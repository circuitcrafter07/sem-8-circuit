==> flow/design.v <==
module Des(
    input wire clk,            
    input wire reset,          
    input wire serial_in,      
    input wire load,           
    output reg [7:0] parallel_out  
);
    reg [7:0] shift_reg;      
    reg [2:0] bit_counter;    
    reg busy;                 
    always @(posedge clk or posedge reset) begin
        if (reset) begin
            shift_reg <= 8'b0;
            parallel_out <= 8'b0;
            bit_counter <= 3'd0;
            busy <= 1'b0;  
        end else if (load) begin
            bit_counter <= 3'd0;  
            busy <= 1'b1; 
        end else if (busy) begin
            shift_reg[bit_counter] <= serial_in; 
            if (bit_counter == 3'd7) begin
                parallel_out <= shift_reg;  
                busy <= 1'b0;  
            end else begin
                bit_counter <= bit_counter + 1;  
            end
        end
    end
endmodule
==> From RTL to reports: Des <==
What the tools print for Des, step after step.
Lines are those of the file above, counted from 1.
Operators carry their Yosys type and port widths (W data, S select, Z words).
{ "inputs": {"top": "Des", "clock_port": "clk", "cell_library": "sky130hd", "corner": "tt_025C_1v80"} }

==> Elaborated design <==
Source: Yosys, flattened and elaborated, memories not mapped. Widths are those after wreduce. Registers that Yosys merges into a memory's read port (data or address) are not register bits. Print and check cells do not count. Equal cells are merged and count once.
{ "classes": {"reduce_logical": 4, "shifts": 2, "logic": 4, "equal": 2, "n_mux": 6, "addsub": 2} }
{ "ops": {"columns": ["op", "n"], "rows": [
  ["$mux W3", 3],
  ["$shift A1 B4 Y8", 1],
  ["$shift A1 B4 Y8 const A", 1],
  ["$and A8 B8 Y8", 1],
  ["$or A8 B8 Y8", 1],
  ["$not A8 Y8", 1],
  ["$reduce_and A2 Y1", 2],
  ["$neg A3 Y4", 1],
  ["$add A3 B1 Y3 const B", 1],
  ["$eq A3 B3 Y1 const B", 1],
  ["$reduce_and A3 Y1", 1],
  ["$mux W1", 3],
  ["$ne A2 B2 Y1 const B", 1],
  ["$reduce_bool A2 Y1", 1],
  ["$not A1 Y1", 1]
]} }
{ "bits": {"ff_bits": 20, "word_cells": 24, "out_inout_bits": 8, "input_bits": 4} }

==> Logic depth <==
Yosys ltp: most cells in a row. Word level: on the elaborated netlist, between registers, memories and ports. Mapped: between sequential cells and ports; inverters and the memories' decode and read muxes count.
{ "depth": {"word_depth": 5, "abc_area": 0, "mapped_depth": 5, "ltp_nobuf": 5} }

==> Netlist <==
Yosys stat after the flow's synthesis: flattened, memories mapped to cells. It holds for the ABC_AREA given above (unset counts as 0); a run with the other value may have another netlist.
{ "by_type": {"columns": ["type", "n", "area_total_um2"], "rows": [
  ["sky130_fd_sc_hd__dfrtp_1", 20, 500.48],
  ["sky130_fd_sc_hd__mux2_2", 9, 101.347],
  ["sky130_fd_sc_hd__ha_1", 4, 50.048],
  ["sky130_fd_sc_hd__o2bb2ai_1", 4, 35.034],
  ["sky130_fd_sc_hd__mux2_1", 3, 33.782],
  ["sky130_fd_sc_hd__nand3_1", 5, 25.024],
  ["sky130_fd_sc_hd__mux2i_1", 2, 20.019],
  ["sky130_fd_sc_hd__nor2_1", 5, 18.768],
  ["sky130_fd_sc_hd__xnor2_2", 1, 16.266],
  ["sky130_fd_sc_hd__nand2b_1", 2, 12.512],
  ["sky130_fd_sc_hd__nor2b_1", 2, 12.512],
  ["sky130_fd_sc_hd__nor4_2", 1, 12.512],
  ["sky130_fd_sc_hd__inv_1", 3, 11.261],
  ["sky130_fd_sc_hd__nand4b_1", 1, 8.758],
  ["sky130_fd_sc_hd__xnor2_1", 1, 8.758],
  ["sky130_fd_sc_hd__xor2_1", 1, 8.758],
  ["sky130_fd_sc_hd__nand2_1", 2, 7.507],
  ["sky130_fd_sc_hd__nand3b_1", 1, 7.507]
]} }
Not listed: further types 5, cells in them 5.
{ "synth_totals": {"buf_cells": 1, "area_um2": 920.9, "stdcells": 72, "ffs": 20} }

==> Timing after synthesis <==
OpenSTA on the mapped netlist: ideal clock, no wires. The path of least setup slack (recovery checks aside). Input and output delay are each 20% of the period. Register names are those of the netlist, which keeps one name where synthesis merged equal registers.
{ "synth_path": {"path_kind": "register to register", "startpoint": "register bit_counter[0]", "endpoint": "register shift_reg[2]", "path_delay_ns": 1.635, "t_required_ns": 1.852, "clock_period_ns": 1.98, "driving_pins": 6, "t_arrival_ns": 1.507, "slack_ns": 0.345, "setup_ns": 0.128, "n_path_buf": 0, "synth_period_reached_ns": 1.635} }
"path_delay_ns" is the arrival time less input delay plus setup time.
"driving_pins" counts driving pins, that of a launching flip-flop among them; a cell with two outputs on the path counts twice.
"synth_period_reached_ns" is the clock period less the worst setup slack; recovery checks do not enter. This is arithmetic on one report: input and output delays are still those of the set period (20% each).
Between the ends stands the longest chain of elaborated cells between them, by number of cells; it is not shown to be the way that was timed. Of several equally long chains one is given.
Each line given opens the expression or statement behind the cell; cells for indexed reads and writes are added by Yosys, which also makes memories of some case tables.
A register here has more assigning lines than the two given.
{ "synth_between": {"cell_sequence": "sky130_fd_sc_hd__dfrtp_1 sky130_fd_sc_hd__inv_1 sky130_fd_sc_hd__ha_1 sky130_fd_sc_hd__xor2_1 sky130_fd_sc_hd__nor4_1 sky130_fd_sc_hd__mux2_1", "elab_chain_len": 5, "cone_cells": 6, "cone_lines": 1, "cone_classes": "add/sub: 1; shift: 2; logic: 3"} }
{ "synth_lines": {"columns": ["element", "line_no", "source"], "rows": [
  ["from (decl)", 9, "reg [2:0] bit_counter;"],
  ["from (assign)", 15, "bit_counter <= 3'd0;"],
  ["from (assign)", 26, "bit_counter <= bit_counter + 1;"],
  ["$neg A3 Y4", 21, "shift_reg[bit_counter] <= serial_in;"],
  ["$shift A1 B4 Y8", 21, null],
  ["$not A8 Y8", 21, null],
  ["$and A8 B8 Y8", 21, null],
  ["$or A8 B8 Y8", 21, null],
  ["to (assign)", 13, "shift_reg <= 8'b0;"],
  ["to (assign)", 21, null],
  ["to (decl)", 8, "reg [7:0] shift_reg;"]
]} }

==> Worst path after layout <==
From the final timing report of flow run 1: the path of least setup slack in the routed layout; clock arrival at registers is part of the times.
{ "layout_path": {"path_kind": "register to register", "startpoint": "register bit_counter[2]", "endpoint": "register shift_reg[2]", "clock_period_ns": 1.02, "slack_ns": -0.46, "setup_ns": 0.11, "n_path_buf": 1, "t_arrival_ns": 1.63, "driving_pins": 5, "t_required_ns": 1.17} }
Between the ends stands the longest chain of elaborated cells between them, by number of cells; it is not shown to be the way that was timed. Of several equally long chains one is given.
A register here has more assigning lines than the two given.
{ "layout_between": {"cell_sequence": "sky130_fd_sc_hd__dfrtp_2 sky130_fd_sc_hd__buf_4 sky130_fd_sc_hd__xor2_2 sky130_fd_sc_hd__nor4_4 sky130_fd_sc_hd__mux2_4", "elab_chain_len": 5, "cone_cells": 6, "cone_lines": 1, "cone_classes": "add/sub: 1; shift: 2; logic: 3"} }
{ "layout_lines": {"columns": ["element", "line_no", "source"], "rows": [
  ["from (decl)", 9, "reg [2:0] bit_counter;"],
  ["from (assign)", 15, "bit_counter <= 3'd0;"],
  ["from (assign)", 26, "bit_counter <= bit_counter + 1;"],
  ["$neg A3 Y4", 21, "shift_reg[bit_counter] <= serial_in;"],
  ["$shift A1 B4 Y8", 21, null],
  ["$not A8 Y8", 21, null],
  ["$and A8 B8 Y8", 21, null],
  ["$or A8 B8 Y8", 21, null],
  ["to (assign)", 13, "shift_reg <= 8'b0;"],
  ["to (assign)", 21, null],
  ["to (decl)", 8, "reg [7:0] shift_reg;"]
]} }

Ticket comment

Measured results for Des: 2 stored runs of the Yosys and OpenROAD flow on sky130hd. The settings differ; the order carries no meaning. The constraints put input and output delay at 20% of the set period each and load the outputs with 0.01 pF.
"achieved period" is the run's clock period less its worst setup slack. It is reckoned from that one timing run; input and output delays stay at 20% of the period that was set.
"time used up by the worst setup path" = time allowed to the worst setup path (clock period - input delay - output delay, where it has them) - its slack; a late launch clock adds to it, a late capture clock takes from it.
"total power after layout" rests on the timing tool's default activity at the inputs, not on a simulated workload.

==> flow run 1: settings <==
{ "period_ns": 1.02, "CORE_UTILIZATION": 15, "SETUP_SLACK_MARGIN": 0.16, "PLACE_DENSITY_LB_ADDON": 0.29, "CELL_PAD_IN_SITES_GLOBAL_PLACEMENT": 2, "TNS_END_PERCENT": 45, "GPL_TIMING_DRIVEN": 1, "CTS_CLUSTER_SIZE": 73, "SLEW_MARGIN": 40, "CAP_MARGIN": 20, "CORE_MARGIN": 2 }
==> flow run 1: results <==
total negative setup slack: -7.746 ns
time used up by the worst setup path: 1.48 ns
type of the worst setup path: register to register
setup slack of the critical path: -0.463 ns
utilization in the final report: 0.232
total power after layout: 2373 uW
standard-cell area of the final layout: 1373.8 µm²
die footprint: 6782.4 µm²
synthesis area: 920.9 µm²
achieved period: 1.483 ns

==> flow run 2: settings <==
{ "period_ns": 3.32, "CORE_UTILIZATION": 27, "PLACE_DENSITY_LB_ADDON": 0.3, "CORE_MARGIN": 5, "ABC_AREA": 1, "CAP_MARGIN": 30, "SLEW_MARGIN": 25 }
==> flow run 2: results <==
total negative setup slack: 0.000 ns
time used up by the worst setup path: 1.21 ns
type of the worst setup path: register to output
setup slack of the critical path: 1.449 ns
utilization in the final report: 0.348
total power after layout: 668 uW
standard-cell area of the final layout: 1178.6 µm²
die footprint: 4863.0 µm²
synthesis area: 963.4 µm²
achieved period: 1.871 ns
