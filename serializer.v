==> flow/design.v <==
module serializer(
    input wire clk,                 
    input wire reset,               
    input wire load,                
    input wire [9:0] parallel_data, 
    output reg serial_out           
);
    reg [9:0] shift_reg;            
    reg [3:0] bit_counter;          
    reg busy;                       
    always @(posedge clk or posedge reset) begin
        if (reset) begin
            shift_reg <= 10'b0;
            serial_out <= 1'b0;
            bit_counter <= 4'd0;
            busy <= 1'b0;           
        end else if (load) begin
            shift_reg <= parallel_data;
            bit_counter <= 4'd9;    
            busy <= 1'b1;           
        end else if (busy) begin
            serial_out <= shift_reg[bit_counter];  
            if (bit_counter == 4'd0) begin
                busy <= 1'b0;       
            end else begin
                bit_counter <= bit_counter - 1;  
            end
        end
    end
endmodule
## Tool chain data of serializer

What the tools print for serializer, step after step.
Line numbers count from 1 in the design file above.
A cell with -- has no value.

| design | value |
|---|---|
| top module | serializer |
| clock | clk |
| standard-cell library | sky130hd |
| corner | tt_025C_1v80 |

## Word level

Counts by Yosys on the flattened word-level netlist (proc, flatten, opt, wreduce; memories kept). Register bits leave out memories and registers merged into their read ports (data or address). Print and check cells are left out. Cells with the same type and inputs are merged into one.

| storage and ports | value |
|---|---|
| bits in registers | 16 |

| operators by class | value |
|---|---|
| bitwise operators | 1 |
| multiplexer cells | 6 |
| add/sub/neg operators | 1 |
| eq/ne operators | 1 |
| reduce/logical cells | 4 |
| shift operators | 1 |

Operators by type and width:

| kind | count |
|---|---|
| 2-to-1 mux 4 bit | 3 |
| indexed select 10 x 4 -> 1 bit | 1 |
| AND reduction 2 bit | 2 |
| subtractor 4 x 1 -> 4 bit with constant B | 1 |
| logical NOT 4 bit | 1 |
| 2-to-1 mux 1 bit | 3 |
| != test 2 bit with constant B | 1 |
| nonzero test 2 bit | 1 |
| inverter 1 bit | 1 |

## Depth

Yosys ltp: most cells in a row. Word level: on the elaborated netlist, between registers, memories and ports. Mapped: between sequential cells and ports; inverters and the memories' decode and read muxes count.

| depth | value |
|---|---|
| depth after elaboration | 4 |
| ABC_AREA | 1 |
| depth in mapped cells | 9 |
| mapped depth without buffers | 8 |

## Synthesis result

Yosys stat after the flow's synthesis: flattened, memories mapped to cells. It holds for the ABC_AREA given above (unset counts as 0); a run with the other value may have another netlist.

| synthesis totals | value |
|---|---|
| mapped flip-flops | 16 |
| cell area after synthesis | 789.5 um^2 |
| cell count | 96 |

Cell types:

| cell | count | area in all (um^2) |
|---|---|---|
| sky130_fd_sc_hd__dfrtp_1 | 16 | 400.384 |
| sky130_fd_sc_hd__nand2_1 | 24 | 90.086 |
| sky130_fd_sc_hd__o21ai_0 | 11 | 55.053 |
| sky130_fd_sc_hd__nand3_1 | 10 | 50.048 |
| sky130_fd_sc_hd__inv_1 | 13 | 48.797 |
| sky130_fd_sc_hd__nand2_2 | 3 | 18.768 |
| sky130_fd_sc_hd__ha_1 | 1 | 12.512 |
| sky130_fd_sc_hd__inv_4 | 2 | 12.512 |
| sky130_fd_sc_hd__o22ai_2 | 1 | 12.512 |
| sky130_fd_sc_hd__buf_6 | 1 | 11.261 |
| sky130_fd_sc_hd__nor2_1 | 3 | 11.261 |
| sky130_fd_sc_hd__o21ai_1 | 2 | 10.01 |
| sky130_fd_sc_hd__a21oi_2 | 1 | 8.758 |
| sky130_fd_sc_hd__o21ai_2 | 1 | 8.758 |
| sky130_fd_sc_hd__xor2_1 | 1 | 8.758 |
| sky130_fd_sc_hd__inv_2 | 2 | 7.507 |
| sky130_fd_sc_hd__o21a_1 | 1 | 7.507 |
| sky130_fd_sc_hd__nor2_2 | 1 | 6.256 |

Not listed: further types 2, cells in them 2.

## Path before layout

Path of least setup slack by OpenSTA after synthesis, without wires, with an ideal clock, recovery checks aside; 20% of the period is set as input and as output delay. Where synthesis merged equal registers, the netlist keeps one of their names.

| timing path post-synthesis | value |
|---|---|
| path kind | reg2reg |
| from | reg bit_counter[0] |
| to | reg bit_counter[2] |
| stages | 9 |
| path buffers | 1 |
| setup time | 121 ps |
| time at the first pin | 0 ps |
| path slack | 553 ps |
| clock period | 1830 ps |
| data required time | 1709 ps |
| data arrival time | 1156 ps |
| path delay | 1277 ps |
| period reached after synthesis | 1277 ps |

"path delay" is the arrival time less input delay plus setup time.
"stages" counts driving pins, that of a launching flip-flop among them; a cell with two outputs on the path counts twice.
"period reached after synthesis" is the clock period less the worst setup slack; recovery checks do not enter. This is arithmetic on one report: input and output delays are still those of the set period (20% each).
The rows between start and end are the longest chain of elaborated cells between them; the timing report does not say that the signal goes this way. Where chains are equally long, one stands for them.
Each line given opens the expression or statement behind the cell; cells for indexed reads and writes are added by Yosys, which also makes memories of some case tables.
A register here has more assigning lines than the two given.

| on the way, post-synthesis | value |
|---|---|
| cells stage by stage | sky130_fd_sc_hd__dfrtp_1 sky130_fd_sc_hd__buf_6 sky130_fd_sc_hd__inv_4 sky130_fd_sc_hd__ha_1 sky130_fd_sc_hd__nand2_1 sky130_fd_sc_hd__o21ai_2 sky130_fd_sc_hd__nand2_2 sky130_fd_sc_hd__nand3_1 sky130_fd_sc_hd__o21ai_1 |
| length of the longest elaborated chain | 4 |

RTL lines, path post-synthesis:

| item | line | source |
|---|---|---|
| start, declared | 9 | `reg [3:0] bit_counter;` |
| start, assigned | 15 | `bit_counter <= 4'd0;` |
| start, assigned | 26 | `bit_counter <= bit_counter - 1;` |
| subtractor 4 x 1 -> 4 bit | 26 |  |
| 2-to-1 mux 4 bit | 23 | `if (bit_counter == 4'd0) begin` |
| 2-to-1 mux 4 bit | 21 | `end else if (busy) begin` |
| 2-to-1 mux 4 bit | 17 | `end else if (load) begin` |
| end, assigned | 15 |  |
| end, assigned | 26 |  |
| end, declared | 9 |  |

## Path in the finished layout

Path of least setup slack in the final report of record 1 (OpenROAD, finished layout, wires in). Where an end is a register, its clock arrival counts in the times.
The path's times are printed in steps of 10 ps; the period is the one set.

| timing path after layout | value |
|---|---|
| path kind | reg2reg |
| from | reg bit_counter[1] |
| to | reg bit_counter[0] |
| stages | 8 |
| time at the first pin | 280 ps |
| clock period | 1090 ps |
| data required time | 1270 ps |
| data arrival time | 1410 ps |
| setup time | 100 ps |
| path buffers | 0 |
| path slack | -140 ps |

The rows between start and end are the longest chain of elaborated cells between them; the timing report does not say that the signal goes this way. Where chains are equally long, one stands for them.
A register here has more assigning lines than the two given.

| on the way, after layout | value |
|---|---|
| cells stage by stage | sky130_fd_sc_hd__dfrtp_1 sky130_fd_sc_hd__inv_4 sky130_fd_sc_hd__ha_4 sky130_fd_sc_hd__nand2_4 sky130_fd_sc_hd__o21ai_4 sky130_fd_sc_hd__nor2_4 sky130_fd_sc_hd__nor2_2 sky130_fd_sc_hd__o21ai_2 |
| length of the longest elaborated chain | 4 |

RTL lines, path after layout:

| item | line | source |
|---|---|---|
| start, declared | 9 | `reg [3:0] bit_counter;` |
| start, assigned | 15 | `bit_counter <= 4'd0;` |
| start, assigned | 26 | `bit_counter <= bit_counter - 1;` |
| logical NOT 4 bit | 23 | `if (bit_counter == 4'd0) begin` |
| 2-to-1 mux 4 bit | 23 |  |
| 2-to-1 mux 4 bit | 21 | `end else if (busy) begin` |
| 2-to-1 mux 4 bit | 17 | `end else if (load) begin` |
| end, assigned | 15 |  |
| end, assigned | 26 |  |
| end, declared | 9 |  |

--- measured runs ---
Record of 2 stored runs of the RTL-to-layout flow on serializer, platform sky130hd. The runs are unordered. Constraints: input delay and output delay 20% of the set period each, output load 0.01 pF.
"achieved period": clock period set for the run, less the worst setup slack. It is reckoned from that one timing run; input and output delays stay at 20% of the period that was set.
"time on the worst setup path" means the part of the period allowed to the worst setup path (the constraints hold back 20% at inputs and 20% at outputs) less its slack; where the path has registers, the arrival times of their clocks count too.
"total power of the final layout" is the tool's figure for a default switching activity; nothing was simulated.
"time on the worst setup path" is known to 10 ps.
Among the settings, - means not set for that run.

| name | record 1 | record 2 |
|---|---|---|
| period_ns | 1.09 | 1.5 |
| CORE_UTILIZATION | 42 | 19 |
| SETUP_SLACK_MARGIN | 0.05 | - |
| PLACE_DENSITY_LB_ADDON | 0.04 | 0.17 |
| CORE_ASPECT_RATIO | 0.93 | 1.0 |
| TNS_END_PERCENT | 15 | - |
| ABC_AREA | 1 | - |
| GPL_TIMING_DRIVEN | 1 | - |
| GPL_ROUTABILITY_DRIVEN | 0 | - |
| CAP_MARGIN | 15 | 20 |
| CORE_MARGIN | 2 | 2 |
| SLEW_MARGIN | 20 | 25 |
| HOLD_SLACK_MARGIN | - | -0.03 |
| CELL_PAD_IN_SITES_DETAIL_PLACEMENT | - | 1 |
| CTS_CLUSTER_SIZE | - | 24 |
| CTS_CLUSTER_DIAMETER | - | 45 |
| MAX_ROUTING_LAYER | - | met5 |
| time on the worst setup path (ps) | 1230 | 1130 |
| class of the worst setup path | reg2reg | reg2out |
| achieved period (ps) | 1228 | 1431 |
| synthesized cell area (um^2) | 789.5 | 755.7 |
| die size (um^2) | 2242.9 | 4497.7 |
| setup slack of the worst path (ps) | -138 | 69 |
| total negative slack (ps) | -521 | 0 |
| utilization in the final report | 0.599 | 0.283 |
| total power of the final layout (µW) | 1703 | 1302 |
| standard-cell area of the final layout (um^2) | 1089.8 | 1059.8 |
--- end ---
