==> flow/design.v <==
module deserializer (
    input wire rst,
    input wire clk,            
    input wire a_rx,           
    input wire disparity_d,    
    output reg [9:0] c_parallel_out,  
    output reg clk_out,        
    output reg disparity_q,    
    output reg c_data_valid    
);
    reg [9:0] shift_reg;       
    reg [3:0] cycle_count;     
    wire sampled_data;         
    reg comma_detected;        
    wire bit_clock;
    CDR cdr_inst (
        .rst(rst),
        .clks_in({clk, clk, clk, clk}),  
        .a_rx(a_rx),
        .bit_clock(bit_clock),
        .samp_test(sampled_data)
    );
    always @(posedge clk or posedge rst) begin
        if (rst) begin
            shift_reg <= 10'b0;
        end else begin
            shift_reg <= {shift_reg[8:0], sampled_data};  
        end
    end
    always @(posedge clk or posedge rst) begin
        if (rst) begin
            disparity_q <= 1'b0;
        end else begin
            disparity_q <= disparity_d;
        end
    end
    always @(posedge clk or posedge rst) begin
        if (rst) begin
            comma_detected <= 1'b0;
        end else begin
            comma_detected <= (shift_reg == 10'b0011111100) || (shift_reg == 10'b1100000011);
        end
    end
    always @(posedge clk or posedge rst) begin
        if (rst) begin
            cycle_count <= 4'd9;  
            c_data_valid <= 1'b0;
            clk_out <= 1'b0;
        end else begin
            if (comma_detected) begin
                cycle_count <= 4'd9;  
                c_data_valid <= 1'b0;
            end else if (cycle_count == 4'd0) begin
                cycle_count <= 4'd9;  
                c_data_valid <= 1'b1;  
            end else begin
                cycle_count <= cycle_count - 1;
                c_data_valid <= 1'b0;
            end
            clk_out <= (cycle_count == 4'd5);  
        end
    end
    always @(posedge clk or posedge rst) begin
        if (rst) begin
            c_parallel_out <= 10'b0;
        end else if (c_data_valid) begin
            c_parallel_out <= shift_reg;
        end
    end
endmodule
module CDR (
    input wire rst,
    input wire [3:0] clks_in,  
    input wire a_rx,           
    output reg bit_clock,      
    output reg samp_test       
);
    reg [9:0] c_rx_upsampled [3:0];   
    reg [1:0] best_samp;              
    always @(posedge clks_in[0] or posedge rst) begin
        if (rst) begin
            c_rx_upsampled[0] <= 10'b0;
        end else begin
            c_rx_upsampled[0] <= {9'b0, a_rx};
        end
    end
    always @(posedge clks_in[1] or posedge rst) begin
        if (rst) begin
            c_rx_upsampled[1] <= 10'b0;
        end else begin
            c_rx_upsampled[1] <= {9'b0, a_rx};
        end
    end
    always @(posedge clks_in[2] or posedge rst) begin
        if (rst) begin
            c_rx_upsampled[2] <= 10'b0;
        end else begin
            c_rx_upsampled[2] <= {9'b0, a_rx};
        end
    end
    always @(posedge clks_in[3] or posedge rst) begin
        if (rst) begin
            c_rx_upsampled[3] <= 10'b0;
        end else begin
            c_rx_upsampled[3] <= {9'b0, a_rx};
        end
    end
    always @(posedge clks_in[0] or posedge rst) begin
        if (rst) begin
            best_samp <= 2'b00;
        end else begin
            best_samp <= 2'b01;
        end
    end
    always @(posedge clks_in[best_samp] or posedge rst) begin
        if (rst) begin
            bit_clock <= 1'b0;
            samp_test <= 10'b0;
        end else begin
            bit_clock <= clks_in[best_samp];
            samp_test <= c_rx_upsampled[best_samp];
        end
    end
endmodule
Tool chain data of deserializer
The steps from the RTL of deserializer to its reports follow in flow order.
Line numbers count from 1 in the design file above.
Operators carry their Yosys type and port widths (W data, S select, Z words).
Library cell names are shortened.
{ "setup": {"top_module": "deserializer", "clk_port": "clk", "cell_library": "sky130hd", "pvt_corner": "tt_025C_1v80"} }

Elaborated design
Counts by Yosys on the flattened word-level netlist (proc, flatten, opt, wreduce). Print and check cells are left out. Cells with the same type and inputs are merged into one.
{ "bits": {"inputBits": 4, "output_inout_bits": 13, "ff_bits": 31, "wordCells": 24} }
{ "classes": {"eq_ne": 3, "reduce_and_logical": 4, "n_addsub": 1, "shift": 1, "mux": 5} }
{ "ops": {"columns": ["op", "n"], "rows": [
  ["$eq A10 B10 Y1 const B", 1],
  ["$eq A10 B8 Y1 const B", 1],
  ["$mux W4", 2],
  ["$sub A4 B1 Y4 const B", 1],
  ["$shiftx A4 B1 Y1", 1],
  ["$eq A4 B3 Y1 const B", 1],
  ["$logic_not A4 Y1", 1],
  ["$mux W1", 3],
  ["$logic_not A2 Y1", 1],
  ["$reduce_or A2 Y1", 1],
  ["$logic_or A1 B1 Y1", 1]
]} }

Logic depth
Longest topological path by Yosys (ltp), each cell counted once; first at word level (registers and memories cut), then after technology mapping (sequential cells cut; the memories' decode and read muxes count).
{ "logic_depth": {"ltp_word": 3, "abc_area": 0, "depth_mapped": 5, "ltp_nobuf": 5} }

Mapped cells and area
The flow's flattened synthesis, as Yosys stat reports it; memories are mapped. The netlist is that of the ABC_AREA named above (0 if unset); the other value can give another one.
Totals and module areas in this step are rounded.
{ "mapped": {"mapped_cells": 68, "mapped_area_um2": 1100, "ff_cells": 30, "seqArea_um2": 750} }
{ "by_type": {"columns": ["cell_type", "n"], "rows": [
  ["dfrtp_1", 28],
  ["mux2_2", 10],
  ["dfstp_2", 2],
  ["ha_1", 3],
  ["inv_1", 4],
  ["nor3_1", 3],
  ["o21bai_1", 2],
  ["nor4_1", 2],
  ["nand4bb_1", 1],
  ["a21oi_1", 2],
  ["a41o_1", 1],
  ["nand2b_2", 1],
  ["nor4b_1", 1],
  ["nor3b_1", 1],
  ["nand2b_1", 1],
  ["nand4_1", 1],
  ["or3_1", 1],
  ["buf_2", 1]
]} }
Not listed: further types 3, cells in them 3.
By module: a second synthesis without flattening, with its own total; a netlist apart from the flattened one above.
{ "hier_totals": {"hier_cells": 76, "area_unflattened_um2": 1200} }
Each row is one instance without its submodules.
{ "modules": {"columns": ["module", "instances", "seq_area_um2", "mod_area_um2", "cells"], "rows": [
  ["deserializer", 1, 700, 1000, 67],
  ["CDR", 1, 130, 160, 9]
]} }

Ticket comment

Top module deserializer; platform sky130hd; tools Yosys and OpenROAD; 2 stored runs in no particular order. Input and output delays are each 20% of the period that was set; the output load is 0.01 pF.
By "achieved clock period" is meant the clock period of the run minus its worst setup slack. This is arithmetic on one report: input and output delays are still those of the set period (20% each).
"time of the worst setup path" is the time allowed to the run's worst setup path (the clock period less input and output delay, where it has them) less its slack. Clock arrival times count: a late capture clock shortens it, a late launch clock lengthens it.
"total design power" is the tool's figure for a default switching activity; nothing was simulated.
Values from the reports are rounded here.

==> run 1: settings <==
{ "period_ns": 1.05, "CORE_UTILIZATION": 33, "SETUP_SLACK_MARGIN": 0.07, "CORE_MARGIN": 7, "CELL_PAD_IN_SITES_DETAIL_PLACEMENT": 0, "TNS_END_PERCENT": 80, "ABC_AREA": 0, "GPL_TIMING_DRIVEN": 0, "CTS_CLUSTER_DIAMETER": 99, "CAP_MARGIN": 15, "SLEW_MARGIN": 40 }
==> run 1: results <==
standard-cell area after layout: 1400 um^2
overall die area: 5000 um^2
total design power: 3.7 mW
utilization of the finished layout: 47%
final setup TNS: -0.76 ns
worst setup slack after layout: -0.19 ns
mapped cell area after synthesis: 1100 um^2
achieved clock period: 1.241 ns
time of the worst setup path: 1.24 ns
critical path kind: register to register

==> run 2: settings <==
{ "period_ns": 1.4, "SETUP_SLACK_MARGIN": 0.38, "CAP_MARGIN": 20, "CORE_MARGIN": 2, "CORE_UTILIZATION": 40, "SLEW_MARGIN": 20 }
==> run 2: results <==
standard-cell area after layout: 1300 um^2
overall die area: 3100 um^2
total design power: 2.5 mW
utilization of the finished layout: 54%
final setup TNS: 0.000 ns
worst setup slack after layout: 0.15 ns
mapped cell area after synthesis: 1100 um^2
achieved clock period: 1.253 ns
time of the worst setup path: 1.25 ns
critical path kind: register to register
